==> flow/design.v <==
module fetch (clk, stall, busy, pc, rw, access_size, enable, j_addr, jump, br_addr, branch);
parameter START_ADDR = 32'h8002_0000;
	input         clk;
	input	      stall;
	input	      busy;
	input [31:0]  j_addr;
	input 		  jump;
	input [31:0]  br_addr;
	input 		  branch;
	output [31:0] pc;
	output [2:0]  access_size;
	output 	      rw;  
	output	      enable;
	reg  [31:0]   pc_reg	= 32'h8001_FFFC;  
	reg  [2:0]    access_size_reg  = 3'b000;
	reg  	      rw_reg = 1'b0;
	reg  	      enable_reg = 1'b1;
	assign pc = pc_reg;
	assign access_size = access_size_reg;
	assign rw = rw_reg;
	assign enable = enable_reg;
	always @(posedge clk)
	begin
		if(stall != 1 & busy != 1)
		begin
			if(jump != 1 & branch != 1)
			begin
				pc_reg = pc_reg + 32'h0000_0004;
			end
			else if (branch == 1)
			begin
				pc_reg = br_addr;
			end
			else if(jump == 1)
			begin
				pc_reg = j_addr;
			end
		end
		else if (branch == 1)
		begin
			pc_reg = br_addr;
		end
		else if(jump == 1)
		begin
			pc_reg = j_addr;
		end
	end
endmodule
* Reports on fetch
Tool output for the design above, in the order of the flow. Line numbers count from 1 in the design file above. Operators: Yosys type, input widths -> output width; for muxes data width and select width s. Not given: --
Set-up: design top fetch, clock input clk, library sky130hd, library corner tt_025C_1v80

* After elaboration
Source: Yosys, flattened and elaborated, memories not mapped. Widths are those after wreduce; folded enables and synchronous resets count as part of the registers. Registers that Yosys merges into a memory's read port (data or address) are not register bits. Print and check cells do not count. Equal cells are merged and count once.
Bit counts: bits in registers 32, output and inout bits 37, cells after elaboration 12
Operators by class: bitwise gates (word level) 6, $add $sub $neg 1, muxes and demuxes 4
Operators with widths (number):
- $mux 32 | 4
- $add 32x3->32 const B | 1
- $not 1->1 | 4
- $and 1x1->1 | 2

* Longest topological paths
Yosys ltp: most cells in a row. Word level: on the elaborated netlist, between registers, memories and ports. Mapped: between sequential cells and ports; inverters and the memories' decode and read muxes count.
Logic depth: depth after elaboration 4, ABC_AREA 0, depth in mapped cells 7, gate-level depth less buffers 6

* Mapped cells and area
Source: synth_stat.txt of the flow (Yosys; design flattened, memories mapped). It holds for the ABC_AREA given above (unset counts as 0); a run with the other value may have another netlist. Totals and module areas in this step are rounded.
Synthesis totals: sequential area 660 um^2, buffers 25, mapped flip-flops 32, mapped cells 276, cell area after synthesis 2300 um^2
Cells by type:
- sky130_fd_sc_hd__dfxtp_1 | number 30, area in all 600.576 um^2
- sky130_fd_sc_hd__mux2i_1 | number 32, area in all 320.307 um^2
- sky130_fd_sc_hd__a211oi_1 | number 28, area in all 210.202 um^2
- sky130_fd_sc_hd__xor2_1 | number 24, area in all 210.202 um^2
- sky130_fd_sc_hd__nor2_1 | number 37, area in all 138.883 um^2
- sky130_fd_sc_hd__a21oi_1 | number 24, area in all 120.115 um^2
- sky130_fd_sc_hd__nand4_1 | number 15, area in all 93.84 um^2
- sky130_fd_sc_hd__a21oi_2 | number 7, area in all 61.309 um^2
- sky130_fd_sc_hd__edfxtp_1 | number 2, area in all 60.058 um^2
- sky130_fd_sc_hd__nand3_1 | number 12, area in all 60.058 um^2
- sky130_fd_sc_hd__nor4_4 | number 2, area in all 42.541 um^2
- sky130_fd_sc_hd__nand2_1 | number 11, area in all 41.29 um^2
- sky130_fd_sc_hd__buf_2 | number 8, area in all 40.038 um^2
- sky130_fd_sc_hd__buf_4 | number 5, area in all 37.536 um^2
- sky130_fd_sc_hd__xnor2_1 | number 4, area in all 35.034 um^2
- sky130_fd_sc_hd__and3_1 | number 5, area in all 31.28 um^2
- sky130_fd_sc_hd__clkbuf_1 | number 8, area in all 30.029 um^2
- sky130_fd_sc_hd__buf_1 | number 4, area in all 15.014 um^2
Not listed: further types 12, cells in them 18.

* Path before layout
Path of least setup slack by OpenSTA after synthesis, without wires, with an ideal clock, recovery checks aside; 20% of the period is set as input and as output delay. Where synthesis merged equal registers, the netlist keeps one of their names.
Path post-synthesis: path type input port to flip-flop, start in jump, end reg pc_reg[0], buffers on the path 2, stages 4, period 2460 ps, delay of the path 1123 ps, slack 846 ps, time at the first pin 492 ps, setup time 261 ps, data arrival time 1354 ps, synthesis period reached 1614 ps
"delay of the path" is the arrival time less input delay plus setup time. "stages": output pins that drive a net of the path, with the launching flip-flop's if there is one; two outputs of one cell count as two. "synthesis period reached" is the clock period less the worst setup slack; recovery checks do not enter. This is arithmetic on one report: input and output delays are still those of the set period (20% each). The rows between start and end are the longest chain of elaborated cells between them; the timing report does not say that the signal goes this way. Where chains are equally long, one stands for them. Each line given opens the expression or statement behind the cell; cells for indexed reads and writes are added by Yosys, which also makes memories of some case tables. A register here has more assigning lines than the two given.
On the way, post-synthesis: path through sky130_fd_sc_hd__buf_2 > sky130_fd_sc_hd__nor4_4 > sky130_fd_sc_hd__buf_2 > sky130_fd_sc_hd__nor2_1, length of the longest elaborated chain 4, elaborated cells on any way between the ends 6, classes of those cells mux (4); logic (2)
Ends and longest elaborated chain, post-synthesis:
- start, declared | RTL line 7 | input jump;
- $mux 32 | RTL line 34 | else if(jump == 1)
- $mux 32 | RTL line 30 | else if (branch == 1)
- $mux 32 | RTL line 26 | if(jump != 1 & branch != 1)
- $mux 32 | RTL line 24 | if(stall != 1 & busy != 1)
- end, assigned | RTL line 28 | pc_reg = pc_reg + 32'h0000_0004;
- end, assigned | RTL line 32 | pc_reg = br_addr;
- end, declared | RTL line 14 | reg [31:0] pc_reg = 32'h8001_FFFC;

* Worst path after layout
From the final timing report of run 1: the path of least setup slack in the routed layout; clock arrival at registers is part of the times. The path's times are printed in steps of 10 ps; the period is the one set.
Path post-layout: path type flip-flop to flip-flop, start reg pc_reg[10], end reg pc_reg[25], setup time 120 ps, buffers on the path 1, period 1150 ps, stages 7, time at the first pin 270 ps, data arrival time 1600 ps, slack -290 ps
The rows between start and end are the longest chain of elaborated cells between them; the timing report does not say that the signal goes this way. Where chains are equally long, one stands for them. A register here has more assigning lines than the two given.
On the way, post-layout: path through sky130_fd_sc_hd__dfxtp_4 > sky130_fd_sc_hd__and4_4 > sky130_fd_sc_hd__and3_4 > sky130_fd_sc_hd__buf_6 > sky130_fd_sc_hd__nand4b_1 > sky130_fd_sc_hd__xor2_1 > sky130_fd_sc_hd__a21oi_2, length of the longest elaborated chain 3, elaborated cells on any way between the ends 3, classes of those cells add/sub (1); mux (2)
Ends and longest elaborated chain, post-layout:
- start, declared | RTL line 14 | reg [31:0] pc_reg = 32'h8001_FFFC;
- start, assigned | RTL line 28 | pc_reg = pc_reg + 32'h0000_0004;
- start, assigned | RTL line 32 | pc_reg = br_addr;
- $add 32x3->32 | RTL line 28
- $mux 32 | RTL line 26 | if(jump != 1 & branch != 1)
- $mux 32 | RTL line 24 | if(stall != 1 & busy != 1)
- end, assigned | RTL line 28
- end, assigned | RTL line 32
- end, declared | RTL line 14

==> results <==
fetch through Yosys and OpenROAD on sky130hd: 2 stored runs, unordered, with their settings and measured results. The constraints put input and output delay at 20% of the set period each and load the outputs with 0.01 pF.
"reached clock period": clock period set for the run, less the worst setup slack. It is reckoned from that one timing run; input and output delays stay at 20% of the period that was set.
"time on the worst setup path" means the part of the period allowed to the worst setup path (the constraints hold back 20% at inputs and 20% at outputs) less its slack; where the path has registers, the arrival times of their clocks count too.
"total power after layout": no workload was simulated; the value follows from the tool's default switching activity.
"time on the worst setup path" is known to 10 ps.
Values from the reports are rounded here.

* Run 1 | settings: period_ns 1.15; CORE_UTILIZATION 18; PLACE_DENSITY_LB_ADDON 0.02; HOLD_SLACK_MARGIN -0.07; TNS_END_PERCENT 5; GPL_TIMING_DRIVEN 0; MIN_ROUTING_LAYER met2; CAP_MARGIN 20; CORE_MARGIN 2; SLEW_MARGIN 20 | results: synthesized cell area 2300 um^2; full die area 13000 um^2; standard-cell area after layout 4000 um^2; final utilization 33 %; setup slack of the critical path -290 ps; total negative slack on setup checks -5300 ps; lowest hold slack 510 ps; total power after layout 4100 uW; reached clock period 1440 ps; time on the worst setup path 1440 ps; critical path kind flip-flop to flip-flop
* Run 2 | settings: period_ns 1.87; CORE_UTILIZATION 44; CAP_MARGIN 20; CORE_MARGIN 2; SLEW_MARGIN 20 | results: synthesized cell area 2300 um^2; full die area 5700 um^2; standard-cell area after layout 3500 um^2; final utilization 70 %; setup slack of the critical path 160 ps; total negative slack on setup checks 0 ps; lowest hold slack 590 ps; total power after layout 2100 uW; reached clock period 1711 ps; time on the worst setup path 1340 ps; critical path kind flip-flop to output port
